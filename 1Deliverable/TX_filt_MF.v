==> flow/design.v <==
module TX_filt_MF (
          input clk, reset,
		   input signed [17:0] x_in,
		   output reg signed [17:0] y   );
integer i,j;	
reg signed [17:0]	b[7:0][10:0];	
reg signed [17:0]	x[20:0];	
(* noprune *) reg signed [17:0] mult_out[10:0];
(* noprune *) reg signed [17:0] sum_level_1[10:0];
(* noprune *) reg signed [17:0] sum_level_2[5:0];
(* noprune *) reg signed [17:0] sum_level_3[2:0];
(* noprune *) reg signed [17:0] sum_level_4, tol;
initial begin
    tol = 18'sd5;
end
always @ *   
    if (reset) begin
			x[0] = 18'sd0;
    end
    else begin
	    x[0] = $signed( {x_in[17], x_in[17:1]} ); 
    end
always @ (posedge clk)
    if (reset) begin
        for(i=1; i<21;i=i+1)
            x[i] <= 18'sd0;
    end
    else begin
        for(i=1; i<21;i=i+1)
            x[i] <= $signed( x[i-1] ); 
    end
always @ *
    if (reset) begin
		 for(i=0;i<=9;i=i+1)
			  sum_level_1[i] = 18'sd0;
    end
    else begin
		 for(i=0;i<=9;i=i+1)
			  sum_level_1[i] = $signed(x[i])+$signed(x[20-i]);
    end
always @ *
    if (reset) sum_level_1[10] = 18'sd0;
	else sum_level_1[10] = $signed(x[10]);
always @ *
    if (reset) begin
		 for(i=0;i<=10; i=i+1)
			  mult_out[i] = 18'sd0;
    end
    else begin
        for(i=0; i<=10; i=i+1)
            if( i<10 ) 
                if( sum_level_1[i] == 18'sd65535 ) mult_out[i] = b[7][i];
                else if ( ( sum_level_1[i]>(-18'sd131072-tol) ) && ( sum_level_1[i]<(-18'sd131072+tol) ) ) mult_out[i] = b[0][i];
                else if ( ( sum_level_1[i]>(-18'sd87381-tol) ) && ( sum_level_1[i]<(-18'sd87381+tol) ) ) mult_out[i] = b[1][i];
                else if ( ( sum_level_1[i]>(-18'sd43690-tol) ) && ( sum_level_1[i]<(-18'sd43690+tol) ) ) mult_out[i] = b[2][i];
                else if ( ( sum_level_1[i]>(18'sd0-tol) ) && ( sum_level_1[i]<(18'sd0+tol) ) ) mult_out[i] = b[3][i];
                else if ( ( sum_level_1[i]>(18'sd43690-tol) ) && ( sum_level_1[i]<(18'sd43690+tol) ) ) mult_out[i] = b[4][i];
                else if ( ( sum_level_1[i]>(18'sd87381-tol) ) && ( sum_level_1[i]<(18'sd87381+tol) ) ) mult_out[i] = b[5][i];
                else if ( ( sum_level_1[i]>(18'sd131072-tol) ) && ( sum_level_1[i]<(18'sd131072+tol) ) ) mult_out[i] = b[6][i];
                else mult_out[i] = 18'sd0;
            else
                if( sum_level_1[i] == 18'sd65535 ) mult_out[i] = b[7][i];
                else if ( ( sum_level_1[i]>(-18'sd65536-tol) ) && ( sum_level_1[i]<(-18'sd65536+tol) ) ) mult_out[i] = b[0][i];
                else if ( ( sum_level_1[i]>(-18'sd21485-tol) ) && ( sum_level_1[i]<(-18'sd21485+tol) ) ) mult_out[i] = b[2][i];
                else if ( ( sum_level_1[i]>(18'sd21485-tol) ) && ( sum_level_1[i]<(18'sd21485+tol) ) ) mult_out[i] = b[4][i];
                else if ( ( sum_level_1[i]>(18'sd65536-tol) ) && ( sum_level_1[i]<(18'sd65536+tol) ) ) mult_out[i] = b[6][i];
                else mult_out[i] = 18'sd0;
    end
always @ *
    if (reset) begin
		 for(i=0;i<=4;i=i+1)
			  sum_level_2[i] = 18'sd0;
    end
    else begin
		 for(i=0;i<=4;i=i+1)
			  sum_level_2[i] = $signed( mult_out[2*i] ) + $signed( mult_out[2*i+1] );
    end
always @ *
    if (reset) sum_level_2[5] = 18'sd0;
	else sum_level_2[5] = $signed(mult_out[10]);
always @ *
    if (reset) begin
		 for(i=0;i<=2;i=i+1)
			  sum_level_3[i] = 18'sd0;
    end
    else begin
		 for(i=0;i<=2;i=i+1)
			  sum_level_3[i] = $signed(sum_level_2[2*i]) + $signed(sum_level_2[2*i+1]);
    end
always @ *
    if (reset) sum_level_4 = 18'sd0;
	 else sum_level_4 = $signed(sum_level_3[0]) + $signed(sum_level_3[1]) + $signed(sum_level_3[2]);
always @ (posedge clk)
    if (reset) y <= 18'sd0;
	else y <= $signed(sum_level_4);
initial
   begin
	b[0][0] = -18'sd134;
	b[1][0] = -18'sd89;
	b[2][0] = -18'sd45;
	b[3][0] = 18'sd0;
	b[4][0] = 18'sd45;
	b[5][0] = 18'sd89;
	b[6][0] = 18'sd134;
	b[7][0] = 18'sd67;
	b[0][1] = -18'sd2522;
	b[1][1] = -18'sd1681;
	b[2][1] = -18'sd841;
	b[3][1] = 18'sd0;
	b[4][1] = 18'sd841;
	b[5][1] = 18'sd1681;
	b[6][1] = 18'sd2522;
	b[7][1] = 18'sd1261;
	b[0][2] = -18'sd3586;
	b[1][2] = -18'sd2391;
	b[2][2] = -18'sd1195;
	b[3][2] = 18'sd0;
	b[4][2] = 18'sd1195;
	b[5][2] = 18'sd2391;
	b[6][2] = 18'sd3586;
	b[7][2] = 18'sd1793;
	b[0][3] = 18'sd162;
	b[1][3] = 18'sd108;
	b[2][3] = 18'sd54;
	b[3][3] = 18'sd0;
	b[4][3] = -18'sd54;
	b[5][3] = -18'sd108;
	b[6][3] = -18'sd162;
	b[7][3] = -18'sd81;
	b[0][4] = 18'sd8622;
	b[1][4] = 18'sd5748;
	b[2][4] = 18'sd2874;
	b[3][4] = 18'sd0;
	b[4][4] = -18'sd2874;
	b[5][4] = -18'sd5748;
	b[6][4] = -18'sd8622;
	b[7][4] = -18'sd4311;
	b[0][5] = 18'sd15048;
	b[1][5] = 18'sd10032;
	b[2][5] = 18'sd5016;
	b[3][5] = 18'sd0;
	b[4][5] = -18'sd5016;
	b[5][5] = -18'sd10032;
	b[6][5] = -18'sd15048;
	b[7][5] = -18'sd7524;
	b[0][6] = 18'sd8652;
	b[1][6] = 18'sd5768;
	b[2][6] = 18'sd2884;
	b[3][6] = 18'sd0;
	b[4][6] = -18'sd2884;
	b[5][6] = -18'sd5768;
	b[6][6] = -18'sd8652;
	b[7][6] = -18'sd4326;
	b[0][7] = -18'sd17192;
	b[1][7] = -18'sd11461;
	b[2][7] = -18'sd5731;
	b[3][7] = 18'sd0;
	b[4][7] = 18'sd5731;
	b[5][7] = 18'sd11461;
	b[6][7] = 18'sd17192;
	b[7][7] = 18'sd8596;
	b[0][8] = -18'sd57198;
	b[1][8] = -18'sd38132;
	b[2][8] = -18'sd19066;
	b[3][8] = 18'sd0;
	b[4][8] = 18'sd19066;
	b[5][8] = 18'sd38132;
	b[6][8] = 18'sd57198;
	b[7][8] = 18'sd28599;
	b[0][9] = -18'sd94305;
	b[1][9] = -18'sd62870;
	b[2][9] = -18'sd31435;
	b[3][9] = 18'sd0;
	b[4][9] = 18'sd31435;
	b[5][9] = 18'sd62870;
	b[6][9] = 18'sd94305;
	b[7][9] = 18'sd47153;
	b[0][10] = -18'sd109441;
	b[1][10] = -18'sd72961;
	b[2][10] = -18'sd36480;
	b[3][10] = 18'sd0;
	b[4][10] = 18'sd36480;
	b[5][10] = 18'sd72961;
	b[6][10] = 18'sd109441;
	b[7][10] = 18'sd54721;
   end
endmodule
# Reports on TX_filt_MF

Tool output for the design above, in the order of the flow.
Lines are those of the file above, counted from 1.
Operators carry their Yosys type and port widths (W data, S select, Z words).
A cell with -- has no value.

Top: TX_filt_MF
Clock input: clk
Standard-cell library: sky130hd
Timing corner: tt_025C_1v80

# Word level

Source: Yosys, flattened and elaborated. Widths are those after wreduce; folded enables and synchronous resets count as part of the registers. Registers that Yosys merges into a memory's read port (data or address) are not register bits. Print and check cells do not count.
Yosys's memory passes give these memory sizes; they may raise the number of words (mostly to a power of two), join words into wider ones and drop unused or constant bits.

Memories: 1
Memory bits (read-only): 2304
Bits of input ports: 20
Flip-flop bits (word level): 378
Word-level cells: 351

Memories:

| memory | depth | bits a word | RTL line | source |
| b      | 128   | 18          | 6        | `reg signed [17:0] b[7:0][10:0];` |

Add/subtract/negate cells: 20
Multiplexer cells: 106
Reduce/logical cells: 64
Magnitude comparators: 128
Equality and inequality tests: 11

Operators with widths:

| operator               | number |
| $mux W18               | 106 |
| $gt A18 B18 Y1 const B | 31 |
| $lt A18 B18 Y1 const B | 31 |
| $gt A18 B17 Y1 const B | 21 |
| $lt A18 B17 Y1 const B | 21 |
| $add A18 B18 Y18       | 20 |
| $eq A18 B17 Y1 const B | 11 |
| $gt A18 B4 Y1 const B  | 10 |
| $lt A18 B4 Y1 const B  | 10 |
| $logic_and A1 B1 Y1    | 64 |
| $gt A18 B16 Y1 const B | 2 |
| $lt A18 B16 Y1 const B | 2 |

# Depth

Longest topological path by Yosys (ltp), each cell counted once; first at word level (registers and memories cut), then after technology mapping (sequential cells cut; the memories' decode and read muxes count).

Depth in word-level cells: 19
ABC_AREA: 0
Gate-level depth with buffers: 60

# Synthesis result

The flow's flattened synthesis, as Yosys stat reports it; memories are mapped. The netlist is that of the ABC_AREA named above (0 if unset); the other value can give another one.

Cell count: 3382
Mapped flip-flops: 358
Synthesis area: 27487.6 um2
Buffer cells: 91

Cells by type:

| cell                      | number | area in all (um2) |
| sky130_fd_sc_hd__dfxtp_1  | 358    | 7.17E+03 |
| sky130_fd_sc_hd__ha_1     | 308    | 3.85E+03 |
| sky130_fd_sc_hd__nor2b_1  | 415    | 2596.24 |
| sky130_fd_sc_hd__xnor2_1  | 163    | 1.43E+03 |
| sky130_fd_sc_hd__a21oi_1  | 245    | 1.23E+03 |
| sky130_fd_sc_hd__nor2_1   | 267    | 1E+03 |
| sky130_fd_sc_hd__nand2_1  | 234    | 878.342 |
| sky130_fd_sc_hd__fa_1     | 36     | 720.691 |
| sky130_fd_sc_hd__inv_1    | 174    | 653.126 |
| sky130_fd_sc_hd__o21ai_0  | 129    | 645.619 |
| sky130_fd_sc_hd__xor2_1   | 73     | 639.363 |
| sky130_fd_sc_hd__a21o_1   | 83     | 623.098 |
| sky130_fd_sc_hd__o21bai_1 | 63     | 472.954 |
| sky130_fd_sc_hd__nor3_1   | 77     | 385.37 |
| sky130_fd_sc_hd__nand3_1  | 73     | 365.35 |
| sky130_fd_sc_hd__or2_2    | 48     | 300.288 |
| sky130_fd_sc_hd__clkbuf_1 | 76     | 285.274 |
| sky130_fd_sc_hd__or3_1    | 40     | 250.24 |

Not listed: further types 63, cells in them 520.

# Path before layout

OpenSTA on the mapped netlist: ideal clock, no wires. The path of least setup slack (recovery checks aside). Input and output delay are each 20% of the period. Register names are those of the netlist, which keeps one name where synthesis merged equal registers.

Path kind: input to register
From: input port reset
To: register y[17]
Period: 16.0 ns
Input delay: 3.200 ns
Path buffers: 12
Path delay: 11.655 ns
Driving pins on the path: 59
Required time: 15.935 ns
Slack: 1.145 ns
Data arrival time: 14.790 ns
Period reached after synthesis: 14.855 ns

"path delay" is the arrival time less input delay plus setup time.
"driving pins on the path" counts driving pins, that of a launching flip-flop among them; a cell with two outputs on the path counts twice.
"period reached after synthesis" = period - worst setup slack (recovery checks aside). The figure is calculated, with input and output delays left at 20% of the set period.
Between the ends stands the longest chain of elaborated cells between them, by number of cells; it is not shown to be the way that was timed. Of several equally long chains one is given.
Each line given opens the expression or statement behind the cell; cells for indexed reads and writes are added by Yosys, which also makes memories of some case tables.

Path through: sky130_fd_sc_hd__clkbuf_1 sky130_fd_sc_hd__clkbuf_1 sky130_fd_sc_hd__clkbuf_1 sky130_fd_sc_hd__buf_2 sky130_fd_sc_hd__buf_2 sky130_fd_sc_hd__buf_2 sky130_fd_sc_hd__buf_2 sky130_fd_sc_hd__buf_2 sky130_fd_sc_hd__buf_2 sky130_fd_sc_hd__buf_2 sky130_fd_sc_hd__clkbuf_1 sky130_fd_sc_hd__clkbuf_1 sky130_fd_sc_hd__nor2b_1 sky130_fd_sc_hd__ha_1 sky130_fd_sc_hd__a21o_1 sky130_fd_sc_hd__a21oi_1 sky130_fd_sc_hd__o21bai_1 sky130_fd_sc_hd__a2111oi_0 [23 not listed] sky130_fd_sc_hd__or2_2 sky130_fd_sc_hd__a21oi_1 sky130_fd_sc_hd__a21oi_1 sky130_fd_sc_hd__a21o_1 sky130_fd_sc_hd__a21oi_1 sky130_fd_sc_hd__xnor2_1 sky130_fd_sc_hd__nand2_1 sky130_fd_sc_hd__fa_1 sky130_fd_sc_hd__inv_1 sky130_fd_sc_hd__ha_1 sky130_fd_sc_hd__a21o_1 sky130_fd_sc_hd__a31oi_1 sky130_fd_sc_hd__o21ai_0 sky130_fd_sc_hd__xnor2_1 sky130_fd_sc_hd__xnor2_1 sky130_fd_sc_hd__xnor2_1 sky130_fd_sc_hd__xnor3_1 sky130_fd_sc_hd__nor2_1
Length of the longest elaborated chain: 19
Elaborated cells on any way between the ends: 320

Ends and longest elaborated chain, post-synthesis:

| element             | RTL line | source |
| start, declared     | 2        | `input clk, reset,` |
| $mux W18            | 17       | `if (reset) begin` |
| $add A18 B18 Y18    | 39       | `sum_level_1[i] = $signed(x[i])+$signed(x[20-i]);` |
| $mux W18            | 33       | `if (reset) begin` |
| $gt A18 B18 Y1      | 58       | `else if ( ( sum_level_1[i]>(18'sd87381-tol) ) && ( sum_level_1[i]<(18'sd87381+tol) ) ) mult_out[i] = b[5][i];` |
| $logic_and A1 B1 Y1 | 58       |  |
| $mux W18            | 58       |  |
| $mux W18            | 57       | `else if ( ( sum_level_1[i]>(18'sd43690-tol) ) && ( sum_level_1[i]<(18'sd43690+tol) ) ) mult_out[i] = b[4][i];` |
| [4 not listed]      | --       |  |
| $mux W18            | 52       | `if( sum_level_1[i] == 18'sd65535 ) mult_out[i] = b[7][i];` |
| $mux W18            | 45       | `if (reset) begin` |
| $add A18 B18 Y18    | 76       | `sum_level_2[i] = $signed( mult_out[2*i] ) + $signed( mult_out[2*i+1] );` |
| $mux W18            | 70       | `if (reset) begin` |
| $add A18 B18 Y18    | 88       | `sum_level_3[i] = $signed(sum_level_2[2*i]) + $signed(sum_level_2[2*i+1]);` |
| $mux W18            | 82       | `if (reset) begin` |
| $add A18 B18 Y18 x2 | 92       | `else sum_level_4 = $signed(sum_level_3[0]) + $signed(sum_level_3[1]) + $signed(sum_level_3[2]);` |
| end, assigned       | 94       | `if (reset) y <= 18'sd0;` |
| end, assigned       | 95       | `else y <= $signed(sum_level_4);` |
| end, declared       | 4        | `output reg signed [17:0] y );` |

Some nets on the timed path still bear RTL names; the line given drives or declares the net.

Nets with RTL names, path post-synthesis:

| net     | RTL line |
| x[0][1] | 17 |

# Path in the finished layout

Path of least setup slack in the final report of run 1 (OpenROAD, finished layout, wires in). Where an end is a register, its clock arrival counts in the times.

Path kind: input to register
From: input port x_in[2]
To: register y[17]
Input delay: 4.80 ns
Required time: 24.52 ns
Data arrival time: 15.91 ns
Driving pins on the path: 48
Slack: 8.61 ns
Period: 24.0 ns
Path buffers: 1

Between the ends stands the longest chain of elaborated cells between them, by number of cells; it is not shown to be the way that was timed. Of several equally long chains one is given.

Path through: sky130_fd_sc_hd__clkdlybuf4s50_1 sky130_fd_sc_hd__nor2b_1 sky130_fd_sc_hd__ha_1 sky130_fd_sc_hd__a21o_1 sky130_fd_sc_hd__a21oi_1 sky130_fd_sc_hd__o21bai_1 sky130_fd_sc_hd__a2111oi_0 sky130_fd_sc_hd__o31ai_1 sky130_fd_sc_hd__a211oi_1 sky130_fd_sc_hd__o31ai_1 sky130_fd_sc_hd__a21oi_1 sky130_fd_sc_hd__xnor2_1 sky130_fd_sc_hd__nand3_1 sky130_fd_sc_hd__or4b_2 sky130_fd_sc_hd__nor3b_1 sky130_fd_sc_hd__or2_2 sky130_fd_sc_hd__nand3b_1 sky130_fd_sc_hd__ha_1 [12 not listed] sky130_fd_sc_hd__nand2_1 sky130_fd_sc_hd__xor2_1 sky130_fd_sc_hd__nand2_1 sky130_fd_sc_hd__fa_1 sky130_fd_sc_hd__inv_1 sky130_fd_sc_hd__ha_1 sky130_fd_sc_hd__nand3_1 sky130_fd_sc_hd__a21oi_1 sky130_fd_sc_hd__o31a_1 sky130_fd_sc_hd__o21ai_0 sky130_fd_sc_hd__nand2b_1 sky130_fd_sc_hd__a31oi_1 sky130_fd_sc_hd__o21ai_0 sky130_fd_sc_hd__xnor2_1 sky130_fd_sc_hd__xnor2_1 sky130_fd_sc_hd__xnor2_1 sky130_fd_sc_hd__xnor3_1 sky130_fd_sc_hd__nor2_1
Length of the longest elaborated chain: 19
Elaborated cells on any way between the ends: 36

Ends and longest elaborated chain, after layout:

| element             | RTL line | source |
| start, declared     | 3        | `input signed [17:0] x_in,` |
| $mux W18            | 17       | `if (reset) begin` |
| $add A18 B18 Y18    | 39       | `sum_level_1[i] = $signed(x[i])+$signed(x[20-i]);` |
| $mux W18            | 33       | `if (reset) begin` |
| $gt A18 B18 Y1      | 58       | `else if ( ( sum_level_1[i]>(18'sd87381-tol) ) && ( sum_level_1[i]<(18'sd87381+tol) ) ) mult_out[i] = b[5][i];` |
| $logic_and A1 B1 Y1 | 58       |  |
| $mux W18            | 58       |  |
| $mux W18            | 57       | `else if ( ( sum_level_1[i]>(18'sd43690-tol) ) && ( sum_level_1[i]<(18'sd43690+tol) ) ) mult_out[i] = b[4][i];` |
| [4 not listed]      | --       |  |
| $mux W18            | 52       | `if( sum_level_1[i] == 18'sd65535 ) mult_out[i] = b[7][i];` |
| $mux W18            | 45       | `if (reset) begin` |
| $add A18 B18 Y18    | 76       | `sum_level_2[i] = $signed( mult_out[2*i] ) + $signed( mult_out[2*i+1] );` |
| $mux W18            | 70       | `if (reset) begin` |
| $add A18 B18 Y18    | 88       | `sum_level_3[i] = $signed(sum_level_2[2*i]) + $signed(sum_level_2[2*i+1]);` |
| $mux W18            | 82       | `if (reset) begin` |
| $add A18 B18 Y18 x2 | 92       | `else sum_level_4 = $signed(sum_level_3[0]) + $signed(sum_level_3[1]) + $signed(sum_level_3[2]);` |
| end, assigned       | 94       | `if (reset) y <= 18'sd0;` |
| end, assigned       | 95       | `else y <= $signed(sum_level_4);` |
| end, declared       | 4        | `output reg signed [17:0] y );` |

Some nets on the timed path still bear RTL names; the line given drives or declares the net.

Nets with RTL names, path after layout:

| net     | RTL line |
| x[0][1] | 17 |

Add stored flow runs of TX_filt_MF

Module TX_filt_MF, platform sky130hd: 2 stored runs of the flow (Yosys, OpenROAD) with differing settings, in no particular order. Input and output delays are each 20% of the period that was set; the output load is 0.01 pF.
By "period reached" is meant the clock period of the run minus its worst setup slack. This is arithmetic on one report: input and output delays are still those of the set period (20% each).
"allowed time less slack (worst setup path)": the worst setup path's part of the clock period (all of it between registers, 20% less for each end at a port) less its slack. A launch clock that arrives late makes it longer, a capture clock that arrives late makes it shorter.
By "total design power" is meant OpenSTA's value without simulated activity: inputs other than the clock are taken to toggle once in ten clock periods, and the tool carries that through the logic.
Settings: -- = not set for that run.

| item                                            | run 1             | run 2             |
| period_ns                                       | 24.0              | 15.6              |
| CORE_UTILIZATION                                | 44                | 23                |
| SETUP_SLACK_MARGIN                              | 3.3               | 0.73              |
| PLACE_DENSITY                                   | 0.54              | --                |
| CELL_PAD_IN_SITES_GLOBAL_PLACEMENT              | 0                 | 1                 |
| CELL_PAD_IN_SITES_DETAIL_PLACEMENT              | 0                 | --                |
| ABC_AREA                                        | 0                 | --                |
| SLEW_MARGIN                                     | 0                 | 40                |
| CAP_MARGIN                                      | 20                | 0                 |
| CORE_MARGIN                                     | 2                 | 2                 |
| PLACE_DENSITY_LB_ADDON                          | --                | 0.02              |
| CORE_ASPECT_RATIO                               | --                | 1.9               |
| GPL_TIMING_DRIVEN                               | --                | 0                 |
| GPL_ROUTABILITY_DRIVEN                          | --                | 1                 |
| CTS_CLUSTER_SIZE                                | --                | 68                |
| MIN_ROUTING_LAYER                               | --                | met1              |
| MAX_ROUTING_LAYER                               | --                | met4              |
| allowed time less slack (worst setup path) (ns) | 10.59             | 11.27             |
| type of the worst setup path                    | input to register | input to register |
| final utilization (%)                           | 48.9              | 27.3              |
| total negative setup slack (ns)                 | 0.000             | 0.000             |
| Yosys chip area after synthesis (um2)           | 27487.6           | 27487.6           |
| full die area (um2)                             | 64488.1           | 122436.0          |
| period reached (ns)                             | 15.389            | 14.388            |
| lowest hold slack (ns)                          | 0.465             | 0.458             |
| total design power (W)                          | 0.001345          | 0.002105          |
| standard-cell area after layout (um2)           | 30192.7           | 32298.5           |
| worst setup slack after layout (ns)             | 8.611             | 1.212             |
